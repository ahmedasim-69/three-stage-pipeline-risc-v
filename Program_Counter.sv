==> flow/design.v <==
module Program_Counter(
    clk, reset, stall,
    br_taken, epc_taken, opcode,
    ALU_Out, epc_evec,
    PC
);
input clk, reset, stall;
input br_taken, epc_taken;
input [6:0] opcode;
input [31:0] ALU_Out, epc_evec;
output logic [31:0] PC;
always_ff @( posedge clk ) begin
        if(reset) PC <= 0;
        else if(!stall | stall ==='x | stall ==='z ) begin
            if (br_taken) PC <= ALU_Out;
            else if ((opcode == 7'b1100111) | (opcode == 7'b1101111)) PC <= ALU_Out;
            else if (epc_taken) PC <= epc_evec;
            else PC <= PC + 4;
        end
    end
endmodule
# Step by step through the tools: Program_Counter
# The steps from the RTL of Program_Counter to its reports follow in flow order.
# Lines are those of the file above, counted from 1.
# Operators carry their Yosys type and port widths (W data, S select, Z words).
# Cell names lack the library's common part.
# The mark -- stands for no value.
# inputs
top	Program_Counter
clock	clk
library	sky130hd
pvt_corner	tt_025C_1v80

# After elaboration
# Yosys after proc, flatten, opt, wreduce and memory -nomap, before mapping. Enables and synchronous resets that opt folds into registers are not counted as muxes. Memory bits, and registers merged into a memory's read port (data or address), are not among the register bits. Print and check cells are not counted. Equal cells are merged and count once.
# word_totals
reg_bits	32
inputBits	76
word_cells	13
# classes
bitwise	3
reduce_and_logical	1
add_sub_neg	1
equal	4
n_mux	3
# op_table
op	n
$mux W32	3
$add A32 B3 Y32 const B	1
$eq A7 B7 Y1 const B	2
$or A1 B1 Y1	3
$eqx A1 B1 Y1 const B	2
$logic_not A1 Y1	1

# Logic depth
# Depth = most cells in a row (Yosys ltp): at word level without a register or memory, in the mapped netlist without a sequential cell, where the memories' decode and read muxes count.
# logic_depth
word_depth	4
ABC_AREA	0
depth_mapped	7
mapped_depth_nobuf	6

# Synthesis result
# Source: synth_stat.txt of the flow (Yosys; design flattened, memories mapped). It holds for the ABC_AREA given above (unset counts as 0); a run with the other value may have another netlist.
# The area totals of this step are shown rounded.
# synth_totals
synth_area_um2	2060
ffs	32
cell_count	250
# by_type
cell_type	n	type_area_um2
dfxtp_1	32	640.614
xor2_1	19	166.41
nand2_1	30	112.608
a21oi_1	20	100.096
o21ai_0	15	75.072
clkbuf_8	5	68.816
and3_1	10	62.56
nand4_1	10	62.56
xnor2_1	7	61.309
nand3_1	12	60.058
a221oi_1	6	52.55
mux2i_1	5	50.048
nor2_1	13	48.797
a221oi_2	3	45.043
o22ai_1	7	43.792
nor4_4	2	42.541
a211oi_1	5	37.536
nor3_1	7	35.034
# Not listed: further types 20, cells in them 42.

# Timing after synthesis
# OpenSTA on the mapped netlist: ideal clock, no wires. The path of least setup slack (recovery checks aside). Input and output delay are each 20% of the period. Register names are those of the netlist, which keeps one name where synthesis merged equal registers.
# synth_path
path_kind	register to register
from	reg PC[2]
to	reg PC[28]
path_slack_ps	73
required_ps	1855
path_buffers	0
path_delay_ps	1876
arrival_ps	1781
setup_ps	95
t_first_pin_ps	0
clock_period_ps	1950
driving_pins	7
period_less_setup_slack_ps	1877
# "path_delay_ps" is the arrival time less input delay plus setup time.
# "driving_pins": output pins that drive a net of the path, with the launching flip-flop's if there is one; two outputs of one cell count as two.
# "period_less_setup_slack_ps" = period - worst setup slack (recovery checks aside). The figure is calculated, with input and output delays left at 20% of the set period.
# Between the ends stands the longest chain of elaborated cells between them, by number of cells; it is not shown to be the way that was timed. Of several equally long chains one is given.
# Each line given opens the expression or statement behind the cell; cells for indexed reads and writes are added by Yosys, which also makes memories of some case tables.
# A register here has more assigning lines than the two given.
# synth_via
path_cell_list	dfxtp_1 > ha_1 > nand3_1 > nor4_4 > nand4_1 > xor2_1 > a221oi_1
elab_chain_len	4
# synth_lines
item	line_no	text
from (decl)	11	output logic [31:0] PC;
from (assign)	15	if (br_taken) PC <= ALU_Out;
from (assign)	16	else if ((opcode == 7'b1100111) | (opcode == 7'b1101111)) PC <= ALU_Out;
$add A32 B3 Y32	18	else PC <= PC + 4;
$mux W32	17	else if (epc_taken) PC <= epc_evec;
$mux W32	16
$mux W32	15
to (assign)	15
to (assign)	16
to (decl)	11

# Timing after layout
# From the final timing report of stored run 2: the path of least setup slack in the routed layout; clock arrival at registers is part of the times.
# The path's times are printed in steps of 10 ps; the period is the one set.
# layout_path
path_kind	input to register
from	in opcode[0]
to	reg PC[16]
clock_period_ps	2680
setup_ps	100
input_delay_ps	540
path_buffers	2
arrival_ps	2100
path_slack_ps	760
required_ps	2870
t_first_pin_ps	540
driving_pins	6
# Between the ends stands the longest chain of elaborated cells between them, by number of cells; it is not shown to be the way that was timed. Of several equally long chains one is given.
# A register here has more assigning lines than the two given.
# layout_via
path_cell_list	clkdlybuf4s50_1 > and4b_1 > a31o_2 > buf_4 > a21oi_1 > a221oi_1
elab_chain_len	4
# layout_lines
item	line_no	text
from (decl)	9	input [6:0] opcode;
$eq A7 B7 Y1	16	else if ((opcode == 7'b1100111) | (opcode == 7'b1101111)) PC <= ALU_Out;
$or A1 B1 Y1	16
$mux W32	16
$mux W32	15	if (br_taken) PC <= ALU_Out;
to (assign)	15
to (assign)	16
to (decl)	11	output logic [31:0] PC;

# Top module Program_Counter; platform sky130hd; tools Yosys and OpenROAD; 2 stored runs in no particular order. Input and output delays are each 20% of the period that was set; the output load is 0.01 pF.
# "timing.achieved_period_ps": clock period set for the run, less the worst setup slack. It is reckoned from that one timing run; input and output delays stay at 20% of the period that was set.
# By "worstPathTime_ps" is meant the share of the clock period that the worst setup path is allowed (20% is reserved at inputs, 20% at outputs), minus its slack. Clock arrival times at its registers enter into it.
# "total_power_uw" rests on the timing tool's default activity at the inputs, not on a simulated workload.
# "worstPathTime_ps" is given in steps of 10 ps.
# The results are shown rounded.
# Settings: n/a = not set for that run.
# Among the results, n/a means that no value is shown for the run.
run name	period_ns	CORE_UTILIZATION	SETUP_SLACK_MARGIN	PLACE_DENSITY_LB_ADDON	HOLD_SLACK_MARGIN	CELL_PAD_IN_SITES_DETAIL_PLACEMENT	ABC_AREA	GPL_TIMING_DRIVEN	GPL_ROUTABILITY_DRIVEN	CAP_MARGIN	SLEW_MARGIN	MIN_ROUTING_LAYER	CORE_MARGIN	CELL_PAD_IN_SITES_GLOBAL_PLACEMENT	CTS_CLUSTER_SIZE	MAX_ROUTING_LAYER	stdcell_area_um2	synth_area_um2	worstPathTime_ps	critical_path_kind	timing.achieved_period_ps	setup_tns_ps	worst_hold_slack_ps	timing.setup.ws_ps	total_power_uw	post_route_util_pct	total_die_area_um2
stored run 1	2.27	47	0.07	0.25	-0.04	2	1	1	0	5	35	met2	2	n/a	n/a	n/a	n/a	n/a	n/a	n/a	n/a	n/a	n/a	n/a	n/a	n/a	n/a
stored run 2	2.68	19	0.62	0.11	0.07	0	n/a	n/a	n/a	30	20	met1	2	1	98	met5	3380	2060	1380	input to register	1916	0	554	764	1320	31.6	11700
# Stored run 1: no final report: placement broke off with DPL-0033
